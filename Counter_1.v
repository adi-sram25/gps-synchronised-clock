==> flow/design.v <==
`timescale 1ns / 1ps
module Counter_1 (reset,clk,q);
  input clk;
  input reset;
  output reg[27:0]q=28'd0;
  always@(posedge clk , posedge reset)
    begin
     if(reset)
       q<=0;
     else
       q<=q+1;
   end  
endmodule
==> Reports on Counter_1 <==
Tool output for the design above, in the order of the flow.
Line numbers count from 1 in the design file above.
{ "design": {"design": "Counter_1", "clk_port": "clk", "lib": "sky130hd", "corner": "tt_025C_1v80"} }

==> After elaboration <==
Yosys after proc, flatten, opt, wreduce and memory -nomap, before mapping. Enables and synchronous resets that opt folds into registers are not counted as muxes. Memory bits, and registers merged into a memory's read port (data or address), are not among the register bits. Print and check cells are not counted. Equal cells are merged and count once.
{ "bits": {"wordCells": 2, "register_bits": 28} }
{ "op_classes": {"n_addsub": 1} }
{ "ops": {"columns": ["cell", "count"], "rows": [
  ["adder 28 x 1 -> 28 bit (second input constant)", 1]
]} }

==> Depth <==
Depth = most cells in a row (Yosys ltp): at word level without a register or memory, in the mapped netlist without a sequential cell, where the memories' decode and read muxes count.
{ "logic_depth": {"depth_word": 1, "ABC_AREA": 0, "mapped_depth": 5, "mapped_depth_nobuf": 5} }

==> Synthesis result <==
Source: synth_stat.txt of the flow (Yosys; design flattened, memories mapped). It holds for the ABC_AREA given above (unset counts as 0); a run with the other value may have another netlist.
Totals and module areas in this step are rounded.
{ "synth_totals": {"buf_cells": 1, "synth_area_um2": 1220, "mapped_cells": 102, "ff_cells": 28} }
{ "by_type": {"columns": ["type", "count", "type_area_um2"], "rows": [
  ["sky130_fd_sc_hd__dfrtp_1", 28, 700.672],
  ["sky130_fd_sc_hd__xnor2_1", 22, 192.685],
  ["sky130_fd_sc_hd__nand3_1", 15, 75.072],
  ["sky130_fd_sc_hd__nand4_1", 8, 50.048],
  ["sky130_fd_sc_hd__xor2_1", 4, 35.034],
  ["sky130_fd_sc_hd__nor4_4", 1, 21.27],
  ["sky130_fd_sc_hd__and3_1", 3, 18.768],
  ["sky130_fd_sc_hd__and4_1", 2, 17.517],
  ["sky130_fd_sc_hd__nor3_4", 1, 16.266],
  ["sky130_fd_sc_hd__inv_1", 4, 15.014],
  ["sky130_fd_sc_hd__nand2_1", 4, 15.014],
  ["sky130_fd_sc_hd__nor3_1", 3, 15.014],
  ["sky130_fd_sc_hd__ha_1", 1, 12.512],
  ["sky130_fd_sc_hd__nand4_2", 1, 12.512],
  ["sky130_fd_sc_hd__nor2_1", 3, 11.261],
  ["sky130_fd_sc_hd__buf_4", 1, 7.507],
  ["sky130_fd_sc_hd__nand2_2", 1, 6.256]
]} }

==> Worst setup path after synthesis <==
Path of least setup slack by OpenSTA after synthesis, without wires, with an ideal clock, recovery checks aside; 20% of the period is set as input and as output delay. Where synthesis merged equal registers, the netlist keeps one of their names.
{ "synth_path": {"path_kind": "reg-to-reg", "startpoint": "register q[0]", "endpoint": "register q[18]", "slack_ns": 1.062, "delay_ns": 1.518, "driving_pins": 6, "required_ns": 2.453, "arrival_ns": 1.391, "clock_period_ns": 2.58, "period_less_setup_slack_ns": 1.518} }
"delay_ns" = arrival - input delay + setup time.
"driving_pins" counts driving pins, that of a launching flip-flop among them; a cell with two outputs on the path counts twice.
"period_less_setup_slack_ns" = period - worst setup slack (recovery checks aside). The figure is calculated, with input and output delays left at 20% of the set period.
Between the ends stands the longest chain of elaborated cells between them, by number of cells; it is not shown to be the way that was timed. Of several equally long chains one is given.
Each line given opens the expression or statement behind the cell; cells for indexed reads and writes are added by Yosys, which also makes memories of some case tables.
{ "synth_via": {"path_cell_list": "sky130_fd_sc_hd__dfrtp_1 > sky130_fd_sc_hd__ha_1 > sky130_fd_sc_hd__nand4_1 > sky130_fd_sc_hd__nor3_4 > sky130_fd_sc_hd__nand4_1 > sky130_fd_sc_hd__xnor2_1", "elab_chain_len": 1, "cells_between": 1} }
{ "synth_rtl": {"columns": ["item", "line", "source"], "rows": [
  ["start: declaration", 5, "output reg[27:0]q=28'd0;"],
  ["start: assignment", 9, "q<=0;"],
  ["start: assignment", 11, "q<=q+1;"],
  ["adder 28 x 1 -> 28 bit", 11, null],
  ["end: assignment", 9, null],
  ["end: assignment", 11, null],
  ["end: declaration", 5, null]
]} }

==> Timing after layout <==
From the final timing report of job 2: the path of least setup slack in the routed layout; clock arrival at registers is part of the times.
{ "layout_path": {"path_kind": "reg-to-output", "startpoint": "register q[20]", "endpoint": "output q[20]", "required_ns": 1.27, "clock_period_ns": 1.59, "driving_pins": 2, "output_delay_ns": 0.32, "arrival_ns": 1.35, "slack_ns": -0.07} }
{ "layout_via": {"path_cell_list": "sky130_fd_sc_hd__dfrtp_1 > sky130_fd_sc_hd__clkdlybuf4s50_1", "elab_chain_len": 0, "cells_between": 0} }
{ "layout_rtl": {"columns": ["item", "line", "source"], "rows": [
  ["start: declaration", 5, "output reg[27:0]q=28'd0;"],
  ["start: assignment", 9, "q<=0;"],
  ["start: assignment", 11, "q<=q+1;"],
  ["end: declaration", 5, null]
]} }

Design Counter_1 on sky130hd. What follows are 2 stored runs of the flow, each under its own settings; their order means nothing. The constraints put input and output delay at 20% of the set period each and load the outputs with 0.01 pF.
By "achieved_period_ns" is meant the clock period of the run minus its worst setup slack. This is arithmetic on one report: input and output delays are still those of the set period (20% each).
"worst_path_ns" means the part of the period allowed to the worst setup path (the constraints hold back 20% at inputs and 20% at outputs) less its slack; where the path has registers, the arrival times of their clocks count too.
"final_power_uw" rests on the timing tool's default activity at the inputs, not on a simulated workload.
The results are shown rounded.
[
  {
    "run": "job 1",
    "settings": { "period_ns": 2.2, "CORE_UTILIZATION": 68, "SETUP_SLACK_MARGIN": 0.57, "PLACE_DENSITY_LB_ADDON": 0.08, "CELL_PAD_IN_SITES_GLOBAL_PLACEMENT": 0, "GPL_TIMING_DRIVEN": 1, "CTS_CLUSTER_SIZE": 57, "CAP_MARGIN": 40, "SLEW_MARGIN": 15, "CORE_MARGIN": 2 },
    "outcome": "stopped before the end: clock tree synthesis reported DPL-0038"
  },
  {
    "run": "job 2",
    "settings": { "period_ns": 1.59, "CORE_UTILIZATION": 36, "SETUP_SLACK_MARGIN": -0.05, "PLACE_DENSITY": 0.57, "HOLD_SLACK_MARGIN": -0.09, "CORE_ASPECT_RATIO": 0.52, "CELL_PAD_IN_SITES_DETAIL_PLACEMENT": 2, "TNS_END_PERCENT": 25, "GPL_ROUTABILITY_DRIVEN": 1, "CTS_CLUSTER_SIZE": 79, "CAP_MARGIN": 20, "CORE_MARGIN": 2, "SLEW_MARGIN": 20 },
    "results": { "achieved_period_ns": 1.663, "final_power_uw": 1310, "worst_path_ns": 1.35, "critical_path_kind": "reg-to-output", "yosys_chip_area_um2": 1220, "setup_tns_ns": -0.236, "finalCellArea_um2": 1830, "fin_util_pct": 55.8, "fin_ws_ns": -0.073, "die_footprint_um2": 3900 }
  }
]

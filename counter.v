==> flow/design.v <==
`timescale 1ns / 1ps
module counter_module(rst,clk,q);
  input clk;
  input rst;
  output reg[27:0]q=28'd0;
  always@(posedge clk , posedge rst)
    begin
     if(rst)
       q<=0;
     else
       q<=q+1;
   end  
endmodule
Tool chain data of counter_module
What the tools print for counter_module, step after step. Line numbers count from 1 in the design file above. Not given: -

Design top: counter_module. Clock: clk. Cell library: sky130hd. Library corner: tt_025C_1v80.

Word-level counts
Source: Yosys, flattened and elaborated, memories not mapped. Widths are those after wreduce; folded enables and synchronous resets count as part of the registers. Registers that Yosys merges into a memory's read port (data or address) are not register bits. Print and check cells do not count. Equal cells are merged and count once.

The entry for divide/modulo/power cells reads 0. For $mul the number is 0. Under magnitude comparators stands 0. Under shift-type cells stands 0. Under eq/ne operators stands 0. Under multiplexer cells stands 0. The entry for reduce/logical cells reads 0. Under add/subtract/negate cells stands 1. Bitwise gates (word level): 0.

Operator list (number): 28-bit by 1-bit adder with 28-bit output with constant B (1).

Register bits after elaboration: 28. The entry for word width x clocked read ports reads 0. The figure for memories is 0. For bits in writable memories the number is 0. The entry for bits of input ports reads 2. For memory bits (read-only) the number is 0. For bits in latches the number is 0.

Longest topological paths
Longest topological path by Yosys (ltp), each cell counted once; first at word level (registers and memories cut), then after technology mapping (sequential cells cut; the memories' decode and read muxes count).

The entry for depth after elaboration reads 1. The figure for ABC_AREA is 0. The figure for mapped depth is 5.

Synthesis result
Source: synth_stat.txt of the flow (Yosys; design flattened, memories mapped). It holds for the ABC_AREA given above (unset counts as 0); a run with the other value may have another netlist.

Cell types (number): sky130_fd_sc_hd__dfrtp_1 (28); sky130_fd_sc_hd__xnor2_1 (22); sky130_fd_sc_hd__nand3_1 (15); sky130_fd_sc_hd__nand4_1 (8); sky130_fd_sc_hd__xor2_1 (4); sky130_fd_sc_hd__nor4_4 (1); sky130_fd_sc_hd__and3_1 (3); sky130_fd_sc_hd__and4_1 (2); sky130_fd_sc_hd__nor3_4 (1); sky130_fd_sc_hd__inv_1 (4); sky130_fd_sc_hd__nand2_1 (4); sky130_fd_sc_hd__nor3_1 (3); sky130_fd_sc_hd__ha_1 (1); sky130_fd_sc_hd__nand4_2 (1); sky130_fd_sc_hd__nor2_1 (3); sky130_fd_sc_hd__buf_4 (1); sky130_fd_sc_hd__nand2_2 (1).

Under standard cells after synthesis stands 102. For mapped flip-flops the number is 28. Under mapped area stands 1222.4 sq um.

Worst setup path after synthesis
Path of least setup slack by OpenSTA after synthesis, without wires, with an ideal clock, recovery checks aside; 20% of the period is set as input and as output delay. Where synthesis merged equal registers, the netlist keeps one of their names.

Path kind: reg2reg. Start: register q[0]. End: register q[18]. For slack the number is 0.682 ns. Required time: 2.073 ns. For buffers on the path the number is 0. The entry for library setup time reads 0.127 ns. The entry for delay of the path reads 1.518 ns. Under arrival stands 1.391 ns. The figure for launch time at the first pin is 0.000 ns. Stages on the path: 6. Under period stands 2.2 ns. The entry for period reached after synthesis reads 1.518 ns.

"delay of the path" is the arrival time less input delay plus setup time. "stages on the path" counts driving pins, that of a launching flip-flop among them; a cell with two outputs on the path counts twice. "period reached after synthesis" = period - worst setup slack (recovery checks aside). The figure is calculated, with input and output delays left at 20% of the set period. Between the ends stands the longest chain of elaborated cells between them, by number of cells; it is not shown to be the way that was timed. Of several equally long chains one is given. A line is the first line of the expression or statement that the cell stems from. Yosys adds cells for indexed reads and writes and turns some case tables into memories.

Path through: sky130_fd_sc_hd__dfrtp_1 -> sky130_fd_sc_hd__ha_1 -> sky130_fd_sc_hd__nand4_1 -> sky130_fd_sc_hd__nor3_4 -> sky130_fd_sc_hd__nand4_1 -> sky130_fd_sc_hd__xnor2_1. The entry for length of the longest elaborated chain reads 1. For elaborated cells on any way between the ends the number is 1. The entry for source lines of those cells reads 1. Classes of those cells: add/sub: 1.

RTL lines, path post-synthesis: start: declaration (line 5) `output reg[27:0]q=28'd0;`; start: assignment (line 9) `q<=0;`; start: assignment (line 11) `q<=q+1;`; 28-bit by 1-bit adder with 28-bit output (line 11); end: assignment (line 9); end: assignment (line 11); end: declaration (line 5).

Timing after layout
From the final timing report of stored run 1: the path of least setup slack in the routed layout; clock arrival at registers is part of the times.

Path kind: reg2reg. Start: register q[1]. End: register q[13]. The entry for library setup time reads 0.10 ns. Stages on the path: 7. The figure for launch time at the first pin is 0.33 ns. For buffers on the path the number is 2. Under period stands 1.56 ns. Under arrival stands 2.06 ns. Required time: 1.79 ns. For slack the number is -0.27 ns.

Between the ends stands the longest chain of elaborated cells between them, by number of cells; it is not shown to be the way that was timed. Of several equally long chains one is given.

Path through: sky130_fd_sc_hd__dfrtp_1 -> sky130_fd_sc_hd__buf_4 -> sky130_fd_sc_hd__nand3_2 -> sky130_fd_sc_hd__nor4_4 -> sky130_fd_sc_hd__buf_6 -> sky130_fd_sc_hd__nand4_1 -> sky130_fd_sc_hd__xnor2_1. The entry for length of the longest elaborated chain reads 1. For elaborated cells on any way between the ends the number is 1. The entry for source lines of those cells reads 1. Classes of those cells: add/sub: 1.

RTL lines, path post-layout: start: declaration (line 5) `output reg[27:0]q=28'd0;`; start: assignment (line 9) `q<=0;`; start: assignment (line 11) `q<=q+1;`; 28-bit by 1-bit adder with 28-bit output (line 11); end: assignment (line 9); end: assignment (line 11); end: declaration (line 5).

==> runs of counter_module <==
Design counter_module on sky130hd. What follows are 2 stored runs of the flow, each under its own settings; their order means nothing. The constraints put input and output delay at 20% of the set period each and load the outputs with 0.01 pF. "clock period reached" is the run's clock period less its worst setup slack. It is reckoned from that one timing run; input and output delays stay at 20% of the period that was set. "critical setup path time" = time allowed to the worst setup path (clock period - input delay - output delay, where it has them) - its slack; a late launch clock adds to it, a late capture clock takes from it. "power consumption" is the tool's figure for a default switching activity; nothing was simulated.

Files of stored run 1:
==> flow/run.sh <==
#!/bin/bash
# the make line also repeats the synthesis and layout settings of config.mk as NAME=value (left out here)
make -C /OpenROAD-flow-scripts/flow DESIGN_CONFIG=/design/flow/config.mk WORK_HOME=/design/flow/orfs CLKGATE_MAP_FILE= finish
==> flow/config.mk <==
export PLATFORM = sky130hd
export DESIGN_NAME = counter_module
export DESIGN_NICKNAME = counter_module
export VERILOG_FILES = /design/flow/design.v
export SDC_FILE = /design/flow/constraint.sdc
export NUM_CORES = 4
export LEC_CHECK = 0
export CAP_MARGIN = 20
export CORE_ASPECT_RATIO = 1.18
export CORE_MARGIN = 3
export CORE_UTILIZATION = 57
export CTS_CLUSTER_DIAMETER = 174
export CTS_CLUSTER_SIZE = 83
export GPL_ROUTABILITY_DRIVEN = 0
export PLACE_DENSITY_LB_ADDON = 0.28
export SLEW_MARGIN = 20
export TNS_END_PERCENT = 90
==> flow/constraint.sdc <==
create_clock -name core_clock -period 1.56 [get_ports {clk}]
set_input_delay 0.3120 -clock core_clock [delete_from_list [all_inputs] [get_ports {clk}]]
set_output_delay 0.3120 -clock core_clock [all_outputs]
set_load 0.01 [all_outputs]

Results of stored run 1. For the area of the synthesized netlist the run shows 1222.4 sq um. The die area stands at 2738.1 sq um. The standard-cell area after routing reads 1900.6 sq um. For the post-route utilization the run shows 0.971. The worst setup slack after layout reads -0.274 ns. The total negative slack on setup checks is -2.630 ns. The power consumption comes to 1.058 mW. The clock period reached stands at 1.834 ns. For the critical setup path time the run shows 1.83 ns. Worst setup path kind: reg2reg.

Files of stored run 2:
==> flow/run.sh <==
#!/bin/bash
# the make line also repeats the synthesis and layout settings of config.mk as NAME=value (left out here)
make -C /OpenROAD-flow-scripts/flow DESIGN_CONFIG=/design/flow/config.mk WORK_HOME=/design/flow/orfs CLKGATE_MAP_FILE= finish
==> flow/config.mk <==
export PLATFORM = sky130hd
export DESIGN_NAME = counter_module
export DESIGN_NICKNAME = counter_module
export VERILOG_FILES = /design/flow/design.v
export SDC_FILE = /design/flow/constraint.sdc
export NUM_CORES = 4
export LEC_CHECK = 0
export CAP_MARGIN = 20
export CORE_MARGIN = 2
export CORE_UTILIZATION = 40
export SLEW_MARGIN = 20
==> flow/constraint.sdc <==
create_clock -name core_clock -period 1.22 [get_ports {clk}]
set_input_delay 0.2440 -clock core_clock [delete_from_list [all_inputs] [get_ports {clk}]]
set_output_delay 0.2440 -clock core_clock [all_outputs]
set_load 0.01 [all_outputs]

Results of stored run 2. For the area of the synthesized netlist the run shows 1222.4 sq um. The die area stands at 3514.1 sq um. The standard-cell area after routing reads 2431.1 sq um. For the post-route utilization the run shows 0.816. The worst setup slack after layout reads -0.424 ns. The total negative slack on setup checks is -6.355 ns. The power consumption comes to 1.581 mW. The clock period reached stands at 1.644 ns. For the critical setup path time the run shows 1.64 ns. Worst setup path kind: reg2reg.
